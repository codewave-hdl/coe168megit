==> flow/design.v <==
`timescale 1ns / 1ps
module ps2_interface(
    input  wire        clk,         
    input  wire        nrst,        
    input  wire        ps2_clk,     
    input  wire        ps2_data,    
    output reg  [7:0]  keystroke,   
    output reg         done         
);
    reg [1:0] ps2_clk_sync;
    reg [1:0] ps2_data_sync;
    always @(posedge clk or negedge nrst) begin
        if (!nrst) begin
            ps2_clk_sync  <= 2'b11;
            ps2_data_sync <= 2'b11;
        end else begin
            ps2_clk_sync  <= {ps2_clk_sync[0], ps2_clk};
            ps2_data_sync <= {ps2_data_sync[0], ps2_data};
        end
    end
    wire ps2_clk_negedge = ps2_clk_sync[1] & ~ps2_clk_sync[0];
    wire data_in         = ps2_data_sync[1];
    reg [10:0] shift_reg;
    reg [3:0]  bit_count;
    reg        frame_received;
    always @(posedge clk or negedge nrst) begin
        if (!nrst) begin
            shift_reg      <= 11'd0;
            bit_count      <= 4'd0;
            frame_received <= 1'b0;
        end else begin
            frame_received <= 1'b0;
            if (ps2_clk_negedge) begin
                shift_reg <= {data_in, shift_reg[10:1]};  
                if (bit_count == 4'd10) begin
                    bit_count      <= 4'd0;
                    frame_received <= 1'b1;
                end else begin
                    bit_count <= bit_count + 1'b1;
                end
            end
        end
    end
    wire valid_frame = (shift_reg[0]  == 1'b0) &&    
                       (shift_reg[10] == 1'b1);     
    wire [7:0] scan_code = shift_reg[8:1];
    reg key_break;
    reg extended_key;
    reg shift_l, shift_r;
    reg caps_lock;
    always @(posedge clk or negedge nrst) begin
        if (!nrst) begin
            keystroke    <= 8'd0;
            done         <= 1'b0;
            key_break    <= 1'b0;
            extended_key <= 1'b0;
            shift_l      <= 1'b0;
            shift_r      <= 1'b0;
            caps_lock    <= 1'b0;
        end else begin
            done <= 1'b0;
            if (frame_received && valid_frame) begin
                if (scan_code == 8'hF0)
                    key_break <= 1'b1;
                else if (scan_code == 8'hE0)
                    extended_key <= 1'b1;
                else begin
                    if (key_break) begin
                        if (scan_code == 8'h12) shift_l <= 1'b0;
                        if (scan_code == 8'h59) shift_r <= 1'b0;
                        key_break    <= 1'b0;
                        extended_key <= 1'b0;
                    end
                    else begin
                        if (scan_code == 8'h12) shift_l <= 1'b1;
                        else if (scan_code == 8'h59) shift_r <= 1'b1;
                        else if (scan_code == 8'h58) caps_lock <= ~caps_lock;
                        else begin
                            done <= 1'b1;
                            if (extended_key) begin
                                case (scan_code)
                                    8'h75: keystroke <= 8'hE0;  
                                    8'h72: keystroke <= 8'hE1;  
                                    8'h6B: keystroke <= 8'hE2;  
                                    8'h74: keystroke <= 8'hE3;  
                                    default: done <= 1'b0;
                                endcase
                                extended_key <= 1'b0;
                            end
                            else begin
                                case (scan_code)
                                    8'h29: keystroke <= 8'h20;  
                                    8'h66: keystroke <= 8'h08;  
                                    8'h16: keystroke <= (shift_l|shift_r) ? "!" : "1";
                                    8'h1E: keystroke <= (shift_l|shift_r) ? "@" : "2";
                                    8'h26: keystroke <= (shift_l|shift_r) ? "#" : "3";
                                    8'h25: keystroke <= (shift_l|shift_r) ? "$" : "4";
                                    8'h2E: keystroke <= (shift_l|shift_r) ? "%" : "5";
                                    8'h36: keystroke <= (shift_l|shift_r) ? "^" : "6";
                                    8'h3D: keystroke <= (shift_l|shift_r) ? "&" : "7";
                                    8'h3E: keystroke <= (shift_l|shift_r) ? "*" : "8";
                                    8'h46: keystroke <= (shift_l|shift_r) ? "(" : "9";
                                    8'h45: keystroke <= (shift_l|shift_r) ? ")" : "0";
                                    8'h4E: keystroke <= (shift_l|shift_r) ? "_" : "-";
                                    8'h55: keystroke <= (shift_l|shift_r) ? "+" : "=";
                                    8'h15: keystroke <= ((shift_l|shift_r)^caps_lock) ? "Q":"q";
                                    8'h1D: keystroke <= ((shift_l|shift_r)^caps_lock) ? "W":"w";
                                    8'h24: keystroke <= ((shift_l|shift_r)^caps_lock) ? "E":"e";
                                    8'h2D: keystroke <= ((shift_l|shift_r)^caps_lock) ? "R":"r";
                                    8'h2C: keystroke <= ((shift_l|shift_r)^caps_lock) ? "T":"t";
                                    8'h35: keystroke <= ((shift_l|shift_r)^caps_lock) ? "Y":"y";
                                    8'h3C: keystroke <= ((shift_l|shift_r)^caps_lock) ? "U":"u";
                                    8'h43: keystroke <= ((shift_l|shift_r)^caps_lock) ? "I":"i";
                                    8'h44: keystroke <= ((shift_l|shift_r)^caps_lock) ? "O":"o";
                                    8'h4D: keystroke <= ((shift_l|shift_r)^caps_lock) ? "P":"p";
                                    8'h54: keystroke <= (shift_l|shift_r) ? "{" : "[";
                                    8'h5B: keystroke <= (shift_l|shift_r) ? "}" : "]";
                                    8'h5D: keystroke <= (shift_l|shift_r) ? "|" : "\\";
                                    8'h1C: keystroke <= ((shift_l|shift_r)^caps_lock) ? "A":"a";
                                    8'h1B: keystroke <= ((shift_l|shift_r)^caps_lock) ? "S":"s";
                                    8'h23: keystroke <= ((shift_l|shift_r)^caps_lock) ? "D":"d";
                                    8'h2B: keystroke <= ((shift_l|shift_r)^caps_lock) ? "F":"f";
                                    8'h34: keystroke <= ((shift_l|shift_r)^caps_lock) ? "G":"g";
                                    8'h33: keystroke <= ((shift_l|shift_r)^caps_lock) ? "H":"h";
                                    8'h3B: keystroke <= ((shift_l|shift_r)^caps_lock) ? "J":"j";
                                    8'h42: keystroke <= ((shift_l|shift_r)^caps_lock) ? "K":"k";
                                    8'h4B: keystroke <= ((shift_l|shift_r)^caps_lock) ? "L":"l";
                                    8'h4C: keystroke <= (shift_l|shift_r) ? ":" : ";";
                                    8'h52: keystroke <= (shift_l|shift_r) ? "\"" : "'";
                                    8'h1A: keystroke <= ((shift_l|shift_r)^caps_lock) ? "Z":"z";
                                    8'h22: keystroke <= ((shift_l|shift_r)^caps_lock) ? "X":"x";
                                    8'h21: keystroke <= ((shift_l|shift_r)^caps_lock) ? "C":"c";
                                    8'h2A: keystroke <= ((shift_l|shift_r)^caps_lock) ? "V":"v";
                                    8'h32: keystroke <= ((shift_l|shift_r)^caps_lock) ? "B":"b";
                                    8'h31: keystroke <= ((shift_l|shift_r)^caps_lock) ? "N":"n";
                                    8'h3A: keystroke <= ((shift_l|shift_r)^caps_lock) ? "M":"m";
                                    8'h41: keystroke <= (shift_l|shift_r) ? "<" : ",";
                                    8'h49: keystroke <= (shift_l|shift_r) ? ">" : ".";
                                    8'h4A: keystroke <= (shift_l|shift_r) ? "?" : "/";
                                    default: done <= 1'b0;
                                endcase
                            end
                        end
                    end
                end
            end
        end
    end
endmodule
## Tool chain data of ps2_interface

The steps from the RTL of ps2_interface to its reports follow in flow order.
Line numbers count from 1 in the design file above.
Library cell names are shortened.
Not given: n/a

- Top: ps2_interface
- Clock: clk
- Cell library: sky130hd
- Library corner: tt_025C_1v80

## Word level

Source: Yosys, flattened and elaborated, memories not mapped. Widths are those after wreduce. Registers that Yosys merges into a memory's read port (data or address) are not register bits. Print and check cells do not count. Equal cells are merged and count once.

- Register bits: 34
- Input bits: 4
- Output and inout bits: 9
- Word-level cells: 176

- $add $sub $neg: 1
- Eq/ne operators: 64
- Mux-type cells: 76
- Bitwise logic cells: 12
- Reduce/logical cells: 11

Operators with widths:

| cell | count |
|---|---|
| 8-bit case mux with 48-bit select | 1 |
| 8-bit by 7-bit == test with 1-bit output (second input constant) | 24 |
| 8-bit by 6-bit == test with 1-bit output (second input constant) | 23 |
| 6-bit two-way mux | 29 |
| 8-bit by 5-bit == test with 1-bit output (second input constant) | 8 |
| 5-bit two-way mux | 12 |
| 49-bit nonzero test | 1 |
| 48-bit OR reduction | 1 |
| 8-bit case mux with 4-bit select | 1 |
| 1-bit two-way mux | 27 |
| 7-bit two-way mux | 3 |
| 8-bit == test (second input constant) | 2 |
| 5-bit AND reduction | 2 |
| 1-bit inverter | 9 |
| 3-bit != test (second input constant) | 3 |
| 9-bit AND reduction | 1 |
| 8-bit two-way mux | 1 |
| 7-bit AND reduction | 1 |
| 5-bit by 1-bit != test with 1-bit output (second input constant) | 1 |
| 2-bit != test (second input constant) | 2 |
| 4-bit by 1-bit adder with 4-bit output (second input constant) | 1 |
| 4-bit == test (second input constant) | 1 |
| 4-bit AND reduction | 1 |
| 4-bit OR reduction | 1 |
| 4-bit two-way mux | 1 |
| 3-bit two-way mux | 1 |
| 1-bit logical AND | 2 |
| 2-bit AND reduction | 1 |

Other operator kinds: 3; their cells: 3.

## Longest topological paths

Yosys ltp: most cells in a row. Word level: on the elaborated netlist, between registers, memories and ports. Mapped: between sequential cells and ports; inverters and the memories' decode and read muxes count.

- Word-level depth: 11
- ABC_AREA: 0
- Mapped depth: 10
- Depth with buffers taken out: 6

## After synthesis

Yosys stat after the flow's synthesis: flattened, memories mapped to cells. It holds for the ABC_AREA given above (unset counts as 0); a run with the other value may have another netlist.
The area totals of this step are shown rounded.

Cells by type:

| type | count | area in all (um2) |
|---|---|---|
| dfrtp_1 | 30 | 750.72 |
| nand2_1 | 42 | 157.651 |
| nor2_1 | 31 | 116.362 |
| o21ai_0 | 22 | 110.106 |
| dfstp_2 | 4 | 105.101 |
| mux2_2 | 8 | 90.086 |
| buf_2 | 17 | 85.082 |
| nand3b_1 | 11 | 82.579 |
| nand2b_1 | 12 | 75.072 |
| a21oi_1 | 14 | 70.067 |
| or4bb_1 | 5 | 56.304 |
| or3b_2 | 6 | 52.55 |
| a32oi_1 | 5 | 43.792 |
| nand4b_1 | 5 | 43.792 |
| nor4b_1 | 5 | 43.792 |
| o22ai_1 | 7 | 43.792 |
| xnor2_1 | 5 | 43.792 |
| clkbuf_1 | 11 | 41.29 |

Other cell types: 51; their cells: 105.

- Cell count: 345
- Chip area (Yosys): 2,800 um2
- Flip-flops: 34

## Timing after synthesis

Source: OpenSTA report_checks on the synthesized netlist (no wires, ideal clock, input and output delay 20% of the period each), path of least setup slack; recovery checks are left aside. Register names are those of the netlist, which keeps one name where synthesis merged equal registers.

- Kind: register -> register
- Start point: reg shift_reg[5]
- End point: reg keystroke[0]
- Period: 2.5 ns
- Time at the first pin: 0.000 ns
- Data arrival time: 2.207 ns
- Setup slack: 0.168 ns
- Delay of the path: 2.332 ns
- Stages: 8
- Buffers on the path: 2
- Synthesis period reached: 2.332 ns

"delay of the path" is the arrival time less input delay plus setup time.
"stages" counts driving pins, that of a launching flip-flop among them; a cell with two outputs on the path counts twice.
"synthesis period reached" is the clock period less the worst setup slack; recovery checks do not enter. This is arithmetic on one report: input and output delays are still those of the set period (20% each).
Between the ends stands the longest chain of elaborated cells between them, by number of cells; it is not shown to be the way that was timed. Of several equally long chains one is given.
A line is the first line of the expression or statement that the cell stems from. Yosys adds cells for indexed reads and writes and turns some case tables into memories.
At most two assigning lines are given for a register; there are more.

- Path through: dfrtp_1 > buf_6 > buf_4 > maj3_2 > a2111oi_2 > nand4b_1 > o31ai_4 > mux2_2
- Cells in the longest elaborated chain: 3
- Elaborated cells on any way between the ends: 68
- Those cells by class: 58 x eq/ne; 3 x mux; 5 x logic; 2 x reduce/logical

RTL lines, path after synthesis:

| element | RTL line | source |
|---|---|---|
| from (decl) | 23 | `reg [10:0] shift_reg;` |
| from (assign) | 28 | `shift_reg      <= 11'd0;` |
| from (assign) | 34 | `shift_reg <= {data_in, shift_reg[10:1]};` |
| 8-bit by 7-bit == test with 1-bit output | 91 | `case (scan_code)` |
| 8-bit case mux with 48-bit select | 91 |  |
| 8-bit two-way mux | 80 | `if (extended_key) begin` |
| to (assign) | 94 | `8'h16: keystroke <= (shift_l\|shift_r) ? "!" : "1";` |
| to (assign) | 95 | `8'h1E: keystroke <= (shift_l\|shift_r) ? "@" : "2";` |
| to (decl) | 7 | `output reg  [7:0]  keystroke,` |

## Path in the finished layout

From the final timing report of run 1: the path of least setup slack in the routed layout; clock arrival at registers is part of the times.

- Kind: register -> register
- Start point: reg shift_reg[5]
- End point: reg keystroke[0]
- Period: 4.31 ns
- Time at the first pin: 0.30 ns
- Data arrival time: 3.51 ns
- Setup slack: 0.99 ns
- Stages: 8
- Buffers on the path: 1

Between the ends stands the longest chain of elaborated cells between them, by number of cells; it is not shown to be the way that was timed. Of several equally long chains one is given.
At most two assigning lines are given for a register; there are more.

- Path through: dfrtp_1 > or3b_1 > a2111oi_0 > buf_4 > a2111oi_2 > nand4b_1 > o31ai_4 > mux2_2
- Cells in the longest elaborated chain: 3
- Elaborated cells on any way between the ends: 68
- Those cells by class: 58 x eq/ne; 3 x mux; 5 x logic; 2 x reduce/logical

RTL lines, path after layout:

| element | RTL line | source |
|---|---|---|
| from (decl) | 23 | `reg [10:0] shift_reg;` |
| from (assign) | 28 | `shift_reg      <= 11'd0;` |
| from (assign) | 34 | `shift_reg <= {data_in, shift_reg[10:1]};` |
| 8-bit by 7-bit == test with 1-bit output | 91 | `case (scan_code)` |
| 8-bit case mux with 48-bit select | 91 |  |
| 8-bit two-way mux | 80 | `if (extended_key) begin` |
| to (assign) | 94 | `8'h16: keystroke <= (shift_l\|shift_r) ? "!" : "1";` |
| to (assign) | 95 | `8'h1E: keystroke <= (shift_l\|shift_r) ? "@" : "2";` |
| to (decl) | 7 | `output reg  [7:0]  keystroke,` |

## Implementation results

Top module ps2_interface; platform sky130hd; tools Yosys and OpenROAD; 2 stored runs in no particular order. Input and output delays are each 20% of the period that was set; the output load is 0.01 pF.
"period reached" means the clock period less the worst setup slack. The figure is calculated, with input and output delays left at 20% of the set period.
"time used up by the worst setup path": the worst setup path's part of the clock period (all of it between registers, 20% less for each end at a port) less its slack. A launch clock that arrives late makes it longer, a capture clock that arrives late makes it shorter.
"total design power" rests on the timing tool's default activity at the inputs, not on a simulated workload.
The results are shown rounded.

### Run 1

Settings: `period_ns=4.31`, `CORE_UTILIZATION=62`, `SETUP_SLACK_MARGIN=0.95`, `PLACE_DENSITY_LB_ADDON=0.19`, `CORE_ASPECT_RATIO=0.82`, `CELL_PAD_IN_SITES_DETAIL_PLACEMENT=1`, `GPL_TIMING_DRIVEN=1`, `GPL_ROUTABILITY_DRIVEN=1`, `CAP_MARGIN=10`, `SLEW_MARGIN=15`, `CORE_MARGIN=2`

- Die outline area: 5,100 um2
- Worst slack on setup checks: 0.99 ns
- Period reached: 3.315 ns
- Post-layout utilization: 0.68
- Standard-cell area after layout: 3,000 um2
- Total design power: 0.0012 W
- Post-route setup TNS: 0.000 ns
- Synthesized cell area: 2,800 um2
- Time used up by the worst setup path: 3.32 ns
- Worst setup path type: register -> register

### Run 2

Settings: `period_ns=3.55`, `CORE_UTILIZATION=55`, `PLACE_DENSITY_LB_ADDON=0.12`, `CORE_ASPECT_RATIO=0.7`, `CORE_MARGIN=4`, `TNS_END_PERCENT=85`, `GPL_TIMING_DRIVEN=0`, `GPL_ROUTABILITY_DRIVEN=0`, `MAX_ROUTING_LAYER=met5`, `CAP_MARGIN=20`, `SLEW_MARGIN=20`

- Die outline area: 6,300 um2
- Worst slack on setup checks: 0.52 ns
- Period reached: 3.033 ns
- Post-layout utilization: 0.66
- Standard-cell area after layout: 3,200 um2
- Total design power: 0.0016 W
- Post-route setup TNS: 0.000 ns
- Synthesized cell area: 2,800 um2
- Time used up by the worst setup path: 3.03 ns
- Worst setup path type: register -> register
