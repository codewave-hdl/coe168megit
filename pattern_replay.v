==> flow/design.v <==
`timescale 1ns/1ps
module pattern_replay(
    input      clk,
    input      nrst,
    input      serial_in,
    output reg [3:0] parallel_out,
    output reg [3:0] replay
);
    localparam [3:0] TARGET_PATTERN = 4'b1010;
    reg replay_active;
    reg [1:0] replay_counter;  
    reg [3:0] memory[0:3];  
    reg serial_in_prev;
    reg [1:0] counter;  
    reg capturing;
    reg replay_done;
    wire pos_edge_detected;
    assign pos_edge_detected = serial_in & ~serial_in_prev;
    always @(posedge clk or negedge nrst) begin
        if (!nrst) begin
            parallel_out <= 4'b0000;
            replay <= 4'b0000;
            counter <= 2'd0;
            serial_in_prev <= 1'b0;  
            memory[0] <= 4'b0000; 
            memory[1] <= 4'b0000; 
            memory[2] <= 4'b0000; 
            memory[3] <= 4'b0000; 
            replay_counter <= 2'd0;
            replay_active <= 1'b0;
            capturing <= 1'b0;
            replay_done <= 1'b0;
        end else begin
            serial_in_prev <= serial_in;
            if (!capturing && !replay_active && !replay_done) begin  
                parallel_out <= {parallel_out[2:0], serial_in};
            end
            if (pos_edge_detected && !capturing && !replay_active && !replay_done) begin
                capturing <= 1'b1;
                counter <= 2'd0;
            end else if (capturing) begin
                memory[counter] <= parallel_out; 
                if (counter == 2'd3) begin
                    counter <= 2'd0;
                    capturing <= 1'b0;
                    replay_active <= 1'b1;
                    replay_counter <= 2'd0;
                end else begin
                    counter <= counter +1'b1;
                end
                parallel_out <= {parallel_out[2:0], serial_in};  
            end
            if (replay_active) begin
                replay <= memory[replay_counter];
                if (replay_counter == 2'd3) begin
                    replay_counter <= 2'd0;
                    replay_active <= 1'b0;
                    replay_done <= 1'b1;
                end else begin
                    replay_counter <= replay_counter + 1'b1;
                end
            end
            if (replay_done) begin
                 parallel_out <= 4'b0000;
                 replay <= 4'b0000;        
                 replay_done <= 1'b0;
            end                                          
        end
    end
endmodule
# Reports on pattern_replay
# The steps from the RTL of pattern_replay to its reports follow in flow order.
# Lines are those of the file above, counted from 1.
# Not given: n/a
[inputs]
design = "pattern_replay"
clk_port = "clk"
cell_library = "sky130hd"
pvt_corner = "tt_025C_1v80"

# Elaborated design
# Source: Yosys, flattened and elaborated. Widths are those after wreduce. Registers that Yosys merges into a memory's read port (data or address) are not register bits. Print and check cells do not count. Equal cells are merged and count once.
[bits]
ff_bits = 32
elab_cells = 69
[classes]
n_addsub = 2
equal = 7
n_mux = 26
logic = 3
n_reduce_logical = 19
[ops]
columns = ["operator", "count"]
rows = [
  ["4-bit two-way mux", 6],
  ["4-bit case mux with 4-bit select", 1],
  ["2-bit two-way mux", 8],
  ["3-bit AND reduction", 5],
  ["1-bit two-way mux", 11],
  ["2-bit == test with constant B", 4],
  ["2-bit nonzero test", 4],
  ["1-bit logical AND", 5],
  ["2-bit by 1-bit adder with 2-bit output with constant B", 2],
  ["2-bit by 1-bit == test with 1-bit output with constant B", 2],
  ["2-bit logical NOT", 2],
  ["1-bit logical NOT", 3],
  ["1-bit inverter", 2],
  ["2-bit inequality test with constant B", 1],
  ["1-bit AND", 1],
]

# Longest topological paths
# Depth = most cells in a row (Yosys ltp): at word level without a register or memory, in the mapped netlist without a sequential cell, where the memories' decode and read muxes count.
[depth]
depth_word = 8
ABC_AREA = 1
ltp_mapped = 7
mapped_depth_nobuf = 7

# After synthesis
# Source: synth_stat.txt of the flow (Yosys; design flattened, memories mapped). It holds for the ABC_AREA given above (unset counts as 0); a run with the other value may have another netlist.
# The area totals of this step are shown rounded.
[synth_totals]
stdcells = 168
area_um2 = 1440
ff_cells = 32
n_buf = 1
[by_type]
columns = ["cell", "count"]
rows = [
  ["sky130_fd_sc_hd__dfrtp_1", 32],
  ["sky130_fd_sc_hd__nand2_1", 64],
  ["sky130_fd_sc_hd__o21ai_0", 24],
  ["sky130_fd_sc_hd__ha_1", 8],
  ["sky130_fd_sc_hd__nor2_1", 20],
  ["sky130_fd_sc_hd__inv_1", 13],
  ["sky130_fd_sc_hd__nand2_4", 1],
  ["sky130_fd_sc_hd__o21ai_2", 1],
  ["sky130_fd_sc_hd__buf_4", 1],
  ["sky130_fd_sc_hd__nand3b_1", 1],
  ["sky130_fd_sc_hd__and2_1", 1],
  ["sky130_fd_sc_hd__nand3_1", 1],
  ["sky130_fd_sc_hd__inv_2", 1],
]

# Path before layout
# Source: OpenSTA report_checks on the synthesized netlist (no wires, ideal clock, input and output delay 20% of the period each), path of least setup slack; recovery checks are left aside. Register names are those of the netlist, which keeps one name where synthesis merged equal registers.
[synth_path]
kind = "register -> register"
start = "register replay_counter[0]"
end = "register replay[0]"
clock_period_ns = 1.83
launch_ns = 0.000
t_arrival_ns = 1.010
slack_ns = 0.697
path_delay_ns = 1.133
path_stages = 7
path_buffers = 0
period_less_setup_slack_ns = 1.133
# "path_delay_ns" is the arrival time less input delay plus setup time.
# "path_stages": output pins that drive a net of the path, with the launching flip-flop's if there is one; two outputs of one cell count as two.
# "period_less_setup_slack_ns" is the clock period less the worst setup slack; recovery checks do not enter. This is arithmetic on one report: input and output delays are still those of the set period (20% each).
# The rows between start and end are the longest chain of elaborated cells between them; the timing report does not say that the signal goes this way. Where chains are equally long, one stands for them.
# Each line given opens the expression or statement behind the cell; cells for indexed reads and writes are added by Yosys, which also makes memories of some case tables.
# At most two assigning lines are given for a register; there are more.
[synth_between]
path_cell_list = "sky130_fd_sc_hd__dfrtp_1 > sky130_fd_sc_hd__inv_1 > sky130_fd_sc_hd__ha_1 > sky130_fd_sc_hd__inv_1 > sky130_fd_sc_hd__nand2_1 > sky130_fd_sc_hd__o21ai_0 > sky130_fd_sc_hd__nand2_1"
elab_chain_cells = 4
cells_between = 7
classes_between = "eq/ne (3); mux (3); reduce/logical (1)"
[synth_rtl]
columns = ["element", "line", "text"]
rows = [
  ["start: declaration", 11, "reg [1:0] replay_counter;"],
  ["start: assignment", 29, "replay_counter <= 2'd0;"],
  ["start: assignment", 60, "replay_counter <= replay_counter + 1'b1;"],
  ["2-bit == test", 54, "replay <= memory[replay_counter];"],
  ["4-bit case mux with 4-bit select", 54, ""],
  ["4-bit two-way mux", 53, "if (replay_active) begin"],
  ["4-bit two-way mux", 63, "if (replay_done) begin"],
  ["end: assignment", 54, ""],
  ["end: assignment", 65, "replay <= 4'b0000;"],
  ["end: declaration", 7, "output reg [3:0] replay"],
]

# Path in the finished layout
# Path of least setup slack in the final report of flow run A (OpenROAD, finished layout, wires in). Where an end is a register, its clock arrival counts in the times.
[layout_path]
kind = "register -> output"
start = "register parallel_out[3]"
end = "output parallel_out[3]"
clock_period_ns = 2.21
launch_ns = 0.28
t_arrival_ns = 1.20
slack_ns = 0.57
path_stages = 2
path_buffers = 1
# At most two assigning lines are given for a register; there are more.
[layout_between]
path_cell_list = "sky130_fd_sc_hd__dfrtp_1 > sky130_fd_sc_hd__clkdlybuf4s50_1"
elab_chain_cells = 0
cells_between = 0
cone_lines = 0
[layout_rtl]
columns = ["element", "line", "text"]
rows = [
  ["start: declaration", 6, "output reg [3:0] parallel_out,"],
  ["start: assignment", 36, "parallel_out <= {parallel_out[2:0], serial_in};"],
  ["start: assignment", 51, "parallel_out <= {parallel_out[2:0], serial_in};"],
  ["end: declaration", 6, ""],
]

# Flow measurements of pattern_replay on sky130hd: 2 stored runs with different settings, listed in no order. Input and output delays are each 20% of the period that was set; the output load is 0.01 pF.
# "worst_path_allowed_less_slack_ns" is the time allowed to the run's worst setup path (the clock period less input and output delay, where it has them) less its slack. Clock arrival times count: a late capture clock shortens it, a late launch clock lengthens it.
# "totalPower_mw" rests on the timing tool's default activity at the inputs, not on a simulated workload.
# Measured values are rounded.

[[run]]
name = "flow run A"
[run.settings]
period_ns = 2.21
CORE_UTILIZATION = 27
SETUP_SLACK_MARGIN = 0.17
PLACE_DENSITY_LB_ADDON = 0.21
CORE_MARGIN = 9
ABC_AREA = 1
GPL_TIMING_DRIVEN = 0
GPL_ROUTABILITY_DRIVEN = 0
CTS_CLUSTER_DIAMETER = 145
CAP_MARGIN = 20
SLEW_MARGIN = 20
[run.results]
totalPower_mw = 2.53
setup_ws_ns = 0.570
worst_path_allowed_less_slack_ns = 1.20
path_kind = "register -> output"
cell_area_final_um2 = 1730
finalUtil_frac = 0.336
total_die_area_um2 = 8260
yosys_chip_area_um2 = 1440

[[run]]
name = "flow run B"
[run.settings]
period_ns = 0.986
CORE_UTILIZATION = 46
SETUP_SLACK_MARGIN = 0.12
PLACE_DENSITY_LB_ADDON = 0.27
CORE_MARGIN = 4
CELL_PAD_IN_SITES_GLOBAL_PLACEMENT = 2
CELL_PAD_IN_SITES_DETAIL_PLACEMENT = 1
TNS_END_PERCENT = 100
ABC_AREA = 1
CTS_CLUSTER_DIAMETER = 257
CAP_MARGIN = 15
SLEW_MARGIN = 20
[run.results]
setup_ws_ns = -0.319
total_die_area_um2 = 4080
totalPower_mw = 8.87
yosys_chip_area_um2 = 1440
finalUtil_frac = 0.743
cell_area_final_um2 = 2250
worst_path_allowed_less_slack_ns = 1.31
path_kind = "register -> register"
